==> flow/design.v <==
module gcd(lt,gt,eq,lda,ldb,sel1,sel2,sel3,data_in,clk);
input [15:0] data_in;
input lda,ldb,sel1,sel2,sel3,clk;
output lt,gt,eq;
wire [15:0] A,B,X,Y,subout,bus;  
PIPOA PA(A,bus,lda,clk); 
PIPOB PB(B,bus,ldb,clk);
cmp c(lt,gt,eq,A,B);
sub s(subout,X,Y); 
mux m1(bus,data_in,subout,sel1);
mux m2(X,A,B,sel2); 
  mux m3(Y,A,B,sel3);  
endmodule  
module PIPOA(A,bus,lda,clk);
  input [15:0] bus;
  input lda,clk;
  output reg [15:0] A;
  always@(posedge clk)
    if (lda)
      A <= bus;
endmodule
module PIPOB(B,bus,ldb,clk);
  input [15:0] bus;
  input ldb,clk;
  output reg [15:0] B;
  always@(posedge clk)
    if (ldb)
      B <= bus;
endmodule
module cmp(lt,gt,eq,A,B);
  input [15:0] A,B;
  output lt,gt,eq;
  assign lt = (A<B);
  assign gt = (A>B);
  assign eq = (A==B);
endmodule
module sub(subout,X,Y);
  input [15:0] X,Y;
  output reg [15:0] subout;
  always@(*)
    subout = X-Y;
endmodule
module mux(out,in1,in2,sel);
  input [15:0] in1,in2;
  input sel;
  output [15:0] out;
  assign out = sel  ? in1  : in2;
endmodule
module controller(done,clk,lt,gt,eq,sel1,sel2,sel3,lda,ldb,start);
  input clk,lt,gt,eq,start;
  output reg sel1,sel2,sel3,lda,ldb,done;
  reg [2:0] state;
  parameter s0=3'b000,s1=3'b001,s2=3'b010,s3=3'b011,s4=3'b100,s5=3'b101;
  always@(posedge clk)
    case(state)
      s0: if(start) state <= s1;
      s1: state <= s2;
      s2: begin 
          #1 if (lt)
          state <= s3;
        else if(gt)
          state <= s4;
        else if(eq)
          state <=s5;
         end
     s3:begin
        #1 if(gt)
         state <= s4;
        else if(lt)
         state <= s3;
        else if(eq)
          state <= s5;
        end
      s4:begin
        #1 if(gt)
        state <= s4;
        else if(lt)
        state <= s3;
        else if(eq)
        state <= s5;
        end
      s5:state <= s5;
      default:state <= s0;
   endcase
 always@(state)
    case(state)
      s0:
        begin
          done=0;
          lda=1;
          ldb=0;
          sel1=1;
        end
      s1:
        begin
        sel1=1;
        lda=0;
        ldb=1;  
        end
      s2:
        begin
          if(eq)
            done=1;
          else if(lt)
            begin
        	sel1=0;
       	 	sel2=0;
        	sel3=1;
        	ldb=1;
        	lda=0;  
        	end
          else if(gt)
             begin
       		 sel1=0;
       	 	sel2=1;
        	sel3=0;
        	lda=1;
        	ldb=0;  
        	end
        end  
         s3:
        begin
          if(eq)
            done=1;
          else if(lt)
            begin
        	sel1=0;
       	 	sel2=0;
        	sel3=1;
        	ldb=1;
        	lda=0;  
        	end
          else if(gt)
             begin
       		 sel1=0;
       	 	sel2=1;
        	sel3=0;
        	lda=1;
        	ldb=0;  
        	end
        end  
      s4:
        begin
          if(eq)
            done=1;
          else if(lt)
            begin
        	sel1=0;
       	 	sel2=0;
        	sel3=1;
        	ldb=1;
        	lda=0;  
        	end
          else if(gt)
             begin
       		 sel1=0;
       	 	sel2=1;
        	sel3=0;
        	lda=1;
        	ldb=0;  
        	end
        end  
      s5:begin
        done=1;
        lda=0;
        ldb=0;
      end
      default:
          begin
          done=0;
          lda=0;
          ldb=0;
        end
    endcase
endmodule
=== Step by step through the tools: gcd ===
What the tools print for gcd, step after step.
Lines are those of the file above, counted from 1.
Operators carry their Yosys type and port widths (W data, S select, Z words).
Cell names lack the library's common part.
The mark -- stands for no value.

* Top: gcd
* Clock input: clk
* Library: sky130hd
* Timing corner: tt_025C_1v80

=== Word-level counts ===
Source: Yosys, flattened and elaborated, memories not mapped. Widths are those after wreduce; folded enables and synchronous resets count as part of the registers. Registers that Yosys merges into a memory's read port (data or address) are not register bits. Print and check cells do not count. Equal cells are merged and count once.

* Add/sub/neg operators: 1
* Magnitude comparators: 2
* Eq/ne operators: 1
* Multiplexer cells: 3

{| class="wikitable"
|+ Operators by type and width
! kind !! count
|-
| $mux W16 || 3
|-
| $sub A16 B16 Y16 || 1
|-
| $gt A16 B16 Y1 || 1
|-
| $lt A16 B16 Y1 || 1
|-
| $eq A16 B16 Y1 || 1
|}

* Register bits after elaboration: 32
* Input bits: 22
* Output and inout port bits: 3
* Cells after elaboration: 9

=== Longest topological paths ===
Yosys ltp: most cells in a row. Word level: on the elaborated netlist, between registers, memories and ports. Mapped: between sequential cells and ports; inverters and the memories' decode and read muxes count.

* Depth in word-level cells: 3
* ABC_AREA: 0
* Depth in mapped cells: 11

=== Netlist ===
The flow's flattened synthesis, as Yosys stat reports it; memories are mapped. The netlist is that of the ABC_AREA named above (0 if unset); the other value can give another one.
The area totals of this step are shown rounded.

* Cells in the netlist: 286
* Chip area (Yosys): 2720 µm²
* Mapped flip-flops: 32
* Buffers: 11

{| class="wikitable"
|+ Cell types
! cell !! count !! total area (µm²)
|-
| edfxtp_1 || 32 || 960.922
|-
| ha_1 || 31 || 387.872
|-
| mux2i_1 || 16 || 160.154
|-
| nand2_1 || 41 || 153.898
|-
| o21ai_0 || 29 || 145.139
|-
| inv_1 || 21 || 78.826
|-
| a21oi_1 || 15 || 75.072
|-
| xor2_1 || 5 || 43.792
|-
| a211oi_1 || 5 || 37.536
|-
| a21o_1 || 5 || 37.536
|-
| nor2_1 || 10 || 37.536
|-
| o31ai_1 || 4 || 30.029
|-
| a2111oi_4 || 1 || 27.526
|-
| clkbuf_8 || 2 || 27.526
|-
| xnor2_1 || 3 || 26.275
|-
| nand3_1 || 5 || 25.024
|-
| nand4_1 || 4 || 25.024
|-
| clkbuf_1 || 6 || 22.522
|}

Not listed: further types 37, cells in them 51.
The figures by module come from a second, unflattened synthesis with its own total; it is not the netlist above.

* Cell total of the unflattened synthesis: 274
* Area total of the unflattened synthesis: 2970 µm²

Rows give one instance, submodules left out.

{| class="wikitable"
|+ Modules
! module !! instances !! cells !! area (µm²) !! seq. area (µm²)
|-
| sub || 1 || 130 || 852 || 0.0
|-
| mux || 3 || 18 || 249 || 0.0
|-
| PIPOA || 1 || 16 || 480 || 480
|-
| PIPOB || 1 || 16 || 480 || 480
|-
| cmp || 1 || 58 || 413 || 0.0
|-
| gcd || 1 || 0 || 0.0 || 0.0
|}

=== Path before layout ===
Source: OpenSTA report_checks on the synthesized netlist (no wires, ideal clock, input and output delay 20% of the period each), path of least setup slack; recovery checks are left aside. Register names are those of the netlist, which keeps one name where synthesis merged equal registers.

* Path kind: input port to flip-flop
* Start: input port sel3
* End: register PA.A[9]
* Clock period: 2.65 ns
* Library setup time: 0.260 ns
* Launch time at the first pin: 0.530 ns
* Arrival time: 2.565 ns
* Data required time: 2.390 ns
* Path slack: -0.175 ns
* Path delay: 2.295 ns
* Stages: 9
* Synthesis period reached: 2.825 ns

"path delay" is the arrival time less input delay plus setup time.
"stages": output pins that drive a net of the path, with the launching flip-flop's if there is one; two outputs of one cell count as two.
"synthesis period reached" is the clock period less the worst setup slack; recovery checks do not enter. This is arithmetic on one report: input and output delays are still those of the set period (20% each).
Between the ends stands the longest chain of elaborated cells between them, by number of cells; it is not shown to be the way that was timed. Of several equally long chains one is given.
Each line given opens the expression or statement behind the cell; cells for indexed reads and writes are added by Yosys, which also makes memories of some case tables.

* Path through: buf_2 > buf_2 > mux2i_1 > ha_1 > nor2b_2 > o2111ai_2 > nand2_1 > a2111o_1 > o221a_2
* Cells in the longest elaborated chain: 3

{| class="wikitable"
|+ Ends and longest elaborated chain, after synthesis
! what !! line !! RTL
|-
| start: declaration || 3 || <nowiki>input lda,ldb,sel1,sel2,sel3,clk;</nowiki>
|-
| $mux W16 || 47 || <nowiki>assign out = sel  ? in1  : in2;</nowiki>
|-
| $sub A16 B16 Y16 || 41 || <nowiki>subout = X-Y;</nowiki>
|-
| $mux W16 || 47 ||
|-
| end: assignment || 20 || <nowiki>A <= bus;</nowiki>
|-
| end: declaration || 17 || <nowiki>output reg [15:0] A;</nowiki>
|}

=== Path in the finished layout ===
Path of least setup slack in the final report of flow run A (OpenROAD, finished layout, wires in). Where an end is a register, its clock arrival counts in the times.

* Path kind: flip-flop to output port
* Start: register PA.A[11]
* End: output port gt
* Clock period: 3.25 ns
* Output delay: 0.65 ns
* Launch time at the first pin: 0.28 ns
* Arrival time: 2.47 ns
* Data required time: 2.60 ns
* Path slack: 0.13 ns
* Stages: 7

Between the ends stands the longest chain of elaborated cells between them, by number of cells; it is not shown to be the way that was timed. Of several equally long chains one is given.

* Path through: edfxtp_1 > ha_1 > nand4_1 > or4_4 > or2_2 > o41a_1 > dlygate4sd2_1
* Cells in the longest elaborated chain: 1

{| class="wikitable"
|+ Ends and longest elaborated chain, post-layout
! what !! line !! RTL
|-
| start: declaration || 17 || <nowiki>output reg [15:0] A;</nowiki>
|-
| start: assignment || 20 || <nowiki>A <= bus;</nowiki>
|-
| $gt A16 B16 Y1 || 34 || <nowiki>assign gt = (A>B);</nowiki>
|-
| end: declaration || 4 || <nowiki>output lt,gt,eq;</nowiki>
|}

FLOW RESULTS
============

Stored flow runs of gcd (2 of them; Yosys, OpenROAD, sky130hd). They differ in their settings and are not a sequence. Constraints: input delay and output delay 20% of the set period each, output load 0.01 pF.
"achieved clock period": clock period set for the run, less the worst setup slack. It is reckoned from that one timing run; input and output delays stay at 20% of the period that was set.
"time of the worst setup path": the worst setup path's part of the clock period (all of it between registers, 20% less for each end at a port) less its slack. A launch clock that arrives late makes it longer, a capture clock that arrives late makes it shorter.
"total power of the final layout" rests on the timing tool's default activity at the inputs, not on a simulated workload.
The results are shown rounded.

=== Flow run A ===
{| class="wikitable"
! Setting !! Value
|-
| period_ns || 3.25
|-
| CORE_UTILIZATION || 51
|-
| SETUP_SLACK_MARGIN || -0.05
|-
| PLACE_DENSITY_LB_ADDON || 0.02
|-
| CORE_ASPECT_RATIO || 1.38
|-
| CORE_MARGIN || 2
|-
| CELL_PAD_IN_SITES_GLOBAL_PLACEMENT || 2
|-
| CELL_PAD_IN_SITES_DETAIL_PLACEMENT || 0
|-
| CTS_CLUSTER_SIZE || 59
|-
| SLEW_MARGIN || 5
|-
| CAP_MARGIN || 20
|-
! Result !! Value
|-
| Area inside the die boundary || 5940 µm²
|-
| Time of the worst setup path || 2.47 ns
|-
| Worst setup path type || flip-flop to output port
|-
| Utilization of the finished layout || 63.8 %
|-
| Post-route worst hold slack || 0.871 ns
|-
| Synthesis area || 2720 µm²
|-
| Post-route setup TNS || 0.000 ns
|-
| Standard-cell area after routing || 3320 µm²
|-
| Achieved clock period || 3.122 ns
|-
| Lowest setup slack || 0.128 ns
|-
| Total power of the final layout || 2.12 mW
|}

=== Flow run B ===
{| class="wikitable"
! Setting !! Value
|-
| period_ns || 5.53
|-
| CORE_UTILIZATION || 18
|-
| PLACE_DENSITY_LB_ADDON || 0.3
|-
| CORE_ASPECT_RATIO || 0.63
|-
| CORE_MARGIN || 8
|-
| SLEW_MARGIN || 40
|-
| CAP_MARGIN || 20
|-
! Result !! Value
|-
| Post-route setup TNS || 0.000 ns
|-
| Post-route worst hold slack || 0.865 ns
|-
| Lowest setup slack || 1.51 ns
|-
| Area inside the die boundary || 19400 µm²
|-
| Total power of the final layout || 1.24 mW
|-
| Standard-cell area after routing || 3290 µm²
|-
| Utilization of the finished layout || 22.4 %
|-
| Time of the worst setup path || 2.91 ns
|-
| Worst setup path type || input port to flip-flop
|-
| Synthesis area || 2720 µm²
|-
| Achieved clock period || 4.019 ns
|}
